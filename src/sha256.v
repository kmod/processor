==> flow/design.v <==
`timescale 1ns / 1ps
module karray(
		input wire [5:0] idx, output reg [31:0] k
	);
	always @(*) begin
		case (idx)
			6'b000000: k = 32'h428a2f98;
			6'b000001: k = 32'h71374491;
			6'b000010: k = 32'hb5c0fbcf;
			6'b000011: k = 32'he9b5dba5;
			6'b000100: k = 32'h3956c25b;
			6'b000101: k = 32'h59f111f1;
			6'b000110: k = 32'h923f82a4;
			6'b000111: k = 32'hab1c5ed5;
			6'b001000: k = 32'hd807aa98;
			6'b001001: k = 32'h12835b01;
			6'b001010: k = 32'h243185be;
			6'b001011: k = 32'h550c7dc3;
			6'b001100: k = 32'h72be5d74;
			6'b001101: k = 32'h80deb1fe;
			6'b001110: k = 32'h9bdc06a7;
			6'b001111: k = 32'hc19bf174;
			6'b010000: k = 32'he49b69c1;
			6'b010001: k = 32'hefbe4786;
			6'b010010: k = 32'h0fc19dc6;
			6'b010011: k = 32'h240ca1cc;
			6'b010100: k = 32'h2de92c6f;
			6'b010101: k = 32'h4a7484aa;
			6'b010110: k = 32'h5cb0a9dc;
			6'b010111: k = 32'h76f988da;
			6'b011000: k = 32'h983e5152;
			6'b011001: k = 32'ha831c66d;
			6'b011010: k = 32'hb00327c8;
			6'b011011: k = 32'hbf597fc7;
			6'b011100: k = 32'hc6e00bf3;
			6'b011101: k = 32'hd5a79147;
			6'b011110: k = 32'h06ca6351;
			6'b011111: k = 32'h14292967;
			6'b100000: k = 32'h27b70a85;
			6'b100001: k = 32'h2e1b2138;
			6'b100010: k = 32'h4d2c6dfc;
			6'b100011: k = 32'h53380d13;
			6'b100100: k = 32'h650a7354;
			6'b100101: k = 32'h766a0abb;
			6'b100110: k = 32'h81c2c92e;
			6'b100111: k = 32'h92722c85;
			6'b101000: k = 32'ha2bfe8a1;
			6'b101001: k = 32'ha81a664b;
			6'b101010: k = 32'hc24b8b70;
			6'b101011: k = 32'hc76c51a3;
			6'b101100: k = 32'hd192e819;
			6'b101101: k = 32'hd6990624;
			6'b101110: k = 32'hf40e3585;
			6'b101111: k = 32'h106aa070;
			6'b110000: k = 32'h19a4c116;
			6'b110001: k = 32'h1e376c08;
			6'b110010: k = 32'h2748774c;
			6'b110011: k = 32'h34b0bcb5;
			6'b110100: k = 32'h391c0cb3;
			6'b110101: k = 32'h4ed8aa4a;
			6'b110110: k = 32'h5b9cca4f;
			6'b110111: k = 32'h682e6ff3;
			6'b111000: k = 32'h748f82ee;
			6'b111001: k = 32'h78a5636f;
			6'b111010: k = 32'h84c87814;
			6'b111011: k = 32'h8cc70208;
			6'b111100: k = 32'h90befffa;
			6'b111101: k = 32'ha4506ceb;
			6'b111110: k = 32'hbef9a3f7;
			6'b111111: k = 32'hc67178f2;
		endcase
	end
endmodule
module sha256_chunk(
		input wire clk, input wire [511:0] data, input wire [255:0] V_in, output wire [255:0] hash
	);
	function [31:0] rotate (input [31:0] data, input [4:0] shift);
		reg [63:0] tmp;
		begin
		  tmp = {data, data} >> shift;
		  rotate = tmp[31:0];
		end
	endfunction
	function [31:0] flipbytes (input [31:0] data);
		flipbytes = {data[7:0], data[15:8], data[23:16], data[31:24]};
	endfunction
	reg [255:0] V;
	reg [31:0] R[7:0];  
	reg [31:0] w[15:0];
	reg [31:0] nw, nR[7:0], s0, s1, S1, ch, temp1, S0, maj, temp2;
	wire [31:0] k;
	karray karray(.idx(roundnum), .k(k));
	assign hash[31:0] = V[31:0] + nR[0];
	assign hash[63:32] = V[63:32] + nR[1];
	assign hash[95:64] = V[95:64] + nR[2];
	assign hash[127:96] = V[127:96] + nR[3];
	assign hash[159:128] = V[159:128] + nR[4];
	assign hash[191:160] = V[191:160] + nR[5];
	assign hash[223:192] = V[223:192] + nR[6];
	assign hash[255:224] = V[255:224] + nR[7];
	reg [5:0] roundnum = 0;
	always @(*) begin
		s0 = rotate(w[1], 7) ^ rotate(w[1], 18) ^ (w[1] >> 3);
		s1 = rotate(w[14], 17) ^ rotate(w[14], 19) ^ (w[14] >> 10);
		nw = w[0] + s0 + w[9] + s1;
		S1 = rotate(R[4], 6) ^ rotate(R[4], 11) ^ rotate(R[4], 25);
		ch = (R[4] & R[5]) ^ ((~R[4]) & R[6]);
		temp1 = R[7] + S1 + ch + k + w[0];
		S0 = rotate(R[0], 2) ^ rotate(R[0], 13) ^ rotate(R[0], 22);
		maj = (R[0] & R[1]) ^ (R[0] & R[2]) ^ (R[1] & R[2]);
		temp2 = S0 + maj;
		nR[7] = R[6];
		nR[6] = R[5];
		nR[5] = R[4];
		nR[4] = R[3] + temp1;
		nR[3] = R[2];
		nR[2] = R[1];
		nR[1] = R[0];
		nR[0] = temp1 + temp2;
	end
	always @(posedge clk) begin
		if (roundnum == 6'b111111) begin
			V <= V_in;
			R[0] <= V_in[31:0];
			R[1] <= V_in[63:32];
			R[2] <= V_in[95:64];
			R[3] <= V_in[127:96];
			R[4] <= V_in[159:128];
			R[5] <= V_in[191:160];
			R[6] <= V_in[223:192];
			R[7] <= V_in[255:224];
			w[0] <= flipbytes(data[31:0]);
			w[1] <= flipbytes(data[63:32]);
			w[2] <= flipbytes(data[95:64]);
			w[3] <= flipbytes(data[127:96]);
			w[4] <= flipbytes(data[159:128]);
			w[5] <= flipbytes(data[191:160]);
			w[6] <= flipbytes(data[223:192]);
			w[7] <= flipbytes(data[255:224]);
			w[8] <= flipbytes(data[287:256]);
			w[9] <= flipbytes(data[319:288]);
			w[10] <= flipbytes(data[351:320]);
			w[11] <= flipbytes(data[383:352]);
			w[12] <= flipbytes(data[415:384]);
			w[13] <= flipbytes(data[447:416]);
			w[14] <= flipbytes(data[479:448]);
			w[15] <= flipbytes(data[511:480]);
		end else begin
			R[0] <= nR[0];
			R[1] <= nR[1];
			R[2] <= nR[2];
			R[3] <= nR[3];
			R[4] <= nR[4];
			R[5] <= nR[5];
			R[6] <= nR[6];
			R[7] <= nR[7];
			w[0] <= w[1];
			w[1] <= w[2];
			w[2] <= w[3];
			w[3] <= w[4];
			w[4] <= w[5];
			w[5] <= w[6];
			w[6] <= w[7];
			w[7] <= w[8];
			w[8] <= w[9];
			w[9] <= w[10];
			w[10] <= w[11];
			w[11] <= w[12];
			w[12] <= w[13];
			w[13] <= w[14];
			w[14] <= w[15];
			w[15] <= nw;
		end
		roundnum <= roundnum + 1'b1;
	end
endmodule
# Reports on sha256_chunk
# Tool output for the design above, in the order of the flow.
# Line numbers count from 1 in the design file above.
# Operators carry their Yosys type and port widths (W data, S select, Z words).
# Cell names lack the library's common part.
setup:
  top_module: "sha256_chunk"
  clk_port: "clk"
  cell_library: "sky130hd"
  lib_corner: "tt_025C_1v80"

# Word level
# Yosys after proc, flatten, opt, wreduce and memory -nomap, before mapping. Enables and synchronous resets that opt folds into registers are not counted as muxes. Print and check cells are not counted. Equal cells are merged and count once.
# Memory sizes are those after Yosys's memory passes, which may raise the word count (mostly to a power of two), join words into wider ones and drop unused or constant bits.
op_classes:
  logic: 17
  n_mux: 24
  addsub: 19
  eq_ne: 1
ops:
  columns: ["operator", "n"]
  rows:
  - ["$mux W32", 24]
  - ["$add A32 B32 Y32", 18]
  - ["$xor A32 B32 Y32", 9]
  - ["$and A32 B32 Y32", 5]
  - ["$xor A32 B22 Y32", 1]
  - ["$xor A32 B29 Y32", 1]
  - ["$not A32 Y32", 1]
  - ["$add A6 B1 Y6 const B", 1]
  - ["$eq A6 B6 Y1 const B", 1]
bits:
  in_bits: 769
  register_bits: 1030
  mem_count: 1
  romBits: 2048
mem_list:
  columns: ["name", "size", "word_bits", "read_ports", "wr", "line_no", "source"]
  rows:
  - ["(name not given)", 64, 32, 1, 0, 6, "case (idx)"]

# Depth
# Yosys ltp: most cells in a row. Word level: on the elaborated netlist, between registers, memories and ports. Mapped: between sequential cells and ports; inverters and the memories' decode and read muxes count.
logic_depth:
  word_depth: 8
  abc_area: 1
  ltp_mapped: 55

# Netlist
# Yosys stat after the flow's synthesis: flattened, memories mapped to cells. It holds for the ABC_AREA given above (unset counts as 0); a run with the other value may have another netlist.
# The area totals of this step are shown rounded.
types:
  columns: ["type", "n"]
  rows:
  - ["dfxtp_1", 774]
  - ["nand2_1", 3198]
  - ["edfxtp_1", 256]
  - ["ha_1", 399]
  - ["fa_1", 195]
  - ["xor2_1", 376]
  - ["inv_1", 799]
  - ["a21oi_1", 422]
  - ["o21ai_0", 346]
  - ["xnor2_1", 190]
  - ["nor2_1", 437]
  - ["nand3_1", 250]
  - ["buf_2", 129]
  - ["a21o_1", 60]
  - ["o21bai_1", 55]
  - ["nor3_1", 71]
  - ["buf_4", 44]
  - ["a31oi_1", 47]
# Other cell types: 49; their cells: 389.
mapped:
  flip_flops: 1030
  buf_cells: 244
  seq_area_mm2: 0.0232
  mapped_area_mm2: 0.0639
  cells: 8437

# Path before layout
# Source: OpenSTA report_checks on the synthesized netlist (no wires, ideal clock, input and output delay 20% of the period each), path of least setup slack; recovery checks are left aside. Register names are those of the netlist, which keeps one name where synthesis merged equal registers.
synth_timing:
  path_kind: "register -> output"
  from: "register roundnum[0]"
  to: "output port hash[31]"
  path_stages: 47
  t_arrival_ps: 8137
  clock_period_ps: 24400
  slack_ps: 11383
  path_buffers: 1
  delay_ps: 8137
  output_delay_ps: 4880
  launch_ps: 0
  period_less_setup_slack_ps: 13017
# "delay_ps" is the arrival time less input delay plus setup time.
# A path that ends at an output port has no setup time.
# "path_stages" counts driving pins, that of a launching flip-flop among them; a cell with two outputs on the path counts twice.
# "period_less_setup_slack_ps" is the clock period less the worst setup slack; recovery checks do not enter. This is arithmetic on one report: input and output delays are still those of the set period (20% each).
# Between the ends stands the longest chain of elaborated cells between them, by number of cells; it is not shown to be the way that was timed. Of several equally long chains one is given.
# Each line given opens the expression or statement behind the cell; cells for indexed reads and writes are added by Yosys, which also makes memories of some case tables.
# A memory read counts as a cell of the chain, while the word-level depth stops at memories.
synth_via:
  path_cell_list: "dfxtp_1 > clkbuf_1 > inv_1 > ha_1 > nor2_1 > nor2_1 > o21ai_0 > nand2_1 > nand2_1 > o21ai_0 > fa_1 > inv_1 > fa_1 > fa_1 > inv_1 > ha_1 > fa_1 > nand2_1 > [... 11 more ...] > o21ai_0 > a21oi_1 > nand3_1 > a21o_1 > nand2_1 > nand3b_1 > and2_1 > ha_1 > nand2_1 > nor2_1 > inv_1 > nor4_1 > nand4_1 > nand3b_1 > nand2_1 > nand3b_1 > nand2_1 > inv_1"
  elab_chain_cells: 5
  cells_between: 5
  cone_lines: 4
  classes_between: "add/sub: 4; memory: 1"
synth_lines:
  columns: ["element", "line_no", "source"]
  rows:
  - ["start, declared", 101, "reg [5:0] roundnum = 0;"]
  - ["start, assigned", 174, "roundnum <= roundnum + 1'b1;"]
  - ["$mem_v2 Z64 W32", 6, "case (idx)"]
  - ["$add A32 B32 Y32 x2", 108, "temp1 = R[7] + S1 + ch + k + w[0];"]
  - ["$add A32 B32 Y32", 119, "nR[0] = temp1 + temp2;"]
  - ["$add A32 B32 Y32", 93, "assign hash[31:0] = V[31:0] + nR[0];"]
  - ["end, declared", 75, "input wire clk, input wire [511:0] data, input wire [255:0] V_in, output wire [255:0] hash"]

# Timing after layout
# Path of least setup slack in the final report of run 2 (OpenROAD, finished layout, wires in). Where an end is a register, its clock arrival counts in the times.
# The report prints the path's times to 10 ps; the period is as set.
layout_timing:
  path_kind: "register -> output"
  from: "register roundnum[0]"
  to: "output port hash[25]"
  launch_ps: 740
  output_delay_ps: 2120
  clock_period_ps: 10600
  t_arrival_ps: 9260
  path_stages: 52
  slack_ps: -780
  path_buffers: 12
# Between the ends stands the longest chain of elaborated cells between them, by number of cells; it is not shown to be the way that was timed. Of several equally long chains one is given.
# A memory read counts as a cell of the chain, while the word-level depth stops at memories.
layout_via:
  path_cell_list: "dfxtp_4 > inv_4 > buf_6 > ha_4 > buf_6 > buf_4 > buf_4 > nor3_1 > inv_1 > a21oi_2 > o21ai_2 > fa_1 > fa_1 > inv_1 > fa_1 > inv_2 > ha_4 > nand2_1 > [... 16 more ...] > nand2_2 > nand2_2 > xor2_2 > buf_4 > ha_4 > a21oi_4 > o21ai_2 > a21oi_2 > nand2_2 > a21oi_2 > buf_4 > buf_6 > o21bai_4 > nand2_2 > nand2_2 > xor2_2 > buf_4 > buf_6"
  elab_chain_cells: 5
  cells_between: 5
  cone_lines: 4
  classes_between: "add/sub: 4; memory: 1"
layout_lines:
  columns: ["element", "line_no", "source"]
  rows:
  - ["start, declared", 101, "reg [5:0] roundnum = 0;"]
  - ["start, assigned", 174, "roundnum <= roundnum + 1'b1;"]
  - ["$mem_v2 Z64 W32", 6, "case (idx)"]
  - ["$add A32 B32 Y32 x2", 108, "temp1 = R[7] + S1 + ch + k + w[0];"]
  - ["$add A32 B32 Y32", 119, "nR[0] = temp1 + temp2;"]
  - ["$add A32 B32 Y32", 93, "assign hash[31:0] = V[31:0] + nR[0];"]
  - ["end, declared", 75, "input wire clk, input wire [511:0] data, input wire [255:0] V_in, output wire [255:0] hash"]

# Measured results for sha256_chunk: 2 stored runs of the Yosys and OpenROAD flow on sky130hd. The settings differ; the order carries no meaning. The constraints put input and output delay at 20% of the set period each and load the outputs with 0.01 pF.
# "period_reached_ps" is the run's clock period less its worst setup slack. It is reckoned from that one timing run; input and output delays stay at 20% of the period that was set.
# "worst_path_ps": the worst setup path's part of the clock period (all of it between registers, 20% less for each end at a port) less its slack. A launch clock that arrives late makes it longer, a capture clock that arrives late makes it shorter.
# "design_power_w" rests on the timing tool's default activity at the inputs, not on a simulated workload.
# "worst_path_ps" is given in steps of 10 ps.
# Results are given in rounded form.
runs:
  - name: "run 1"
    settings:
      period_ns: 19.2
      CORE_UTILIZATION: 72
      SETUP_SLACK_MARGIN: 1.92
      PLACE_DENSITY: 0.48
      CORE_ASPECT_RATIO: 0.54
      CORE_MARGIN: 7
      CELL_PAD_IN_SITES_GLOBAL_PLACEMENT: 3
      CELL_PAD_IN_SITES_DETAIL_PLACEMENT: 2
      TNS_END_PERCENT: 20
      GPL_ROUTABILITY_DRIVEN: 1
      CTS_CLUSTER_SIZE: 22
      SLEW_MARGIN: 40
      MIN_ROUTING_LAYER: "met1"
      CAP_MARGIN: 20
    outcome: "incomplete, placement halted on GPL-0301"
  - name: "run 2"
    settings:
      period_ns: 10.6
      CORE_UTILIZATION: 45
      SETUP_SLACK_MARGIN: 0.47
      HOLD_SLACK_MARGIN: 0.18
      CORE_MARGIN: 10
      CELL_PAD_IN_SITES_DETAIL_PLACEMENT: 0
      ABC_AREA: 1
      CTS_CLUSTER_DIAMETER: 77
      CAP_MARGIN: 25
      MIN_ROUTING_LAYER: "met1"
      SLEW_MARGIN: 20
    results:
      synthesis_area_mm2: 0.0639
      die_mm2: 0.158
      finish.utilization_pct: 65.1
      timing.setup.ws_ps: -785
      fin_tns_ps: -18400
      hold_worst_slack_ps: 419
      design_power_w: 0.00853
      period_reached_ps: 11385
      worst_path_ps: 9260
      timing.worst_path_kind: "register -> output"
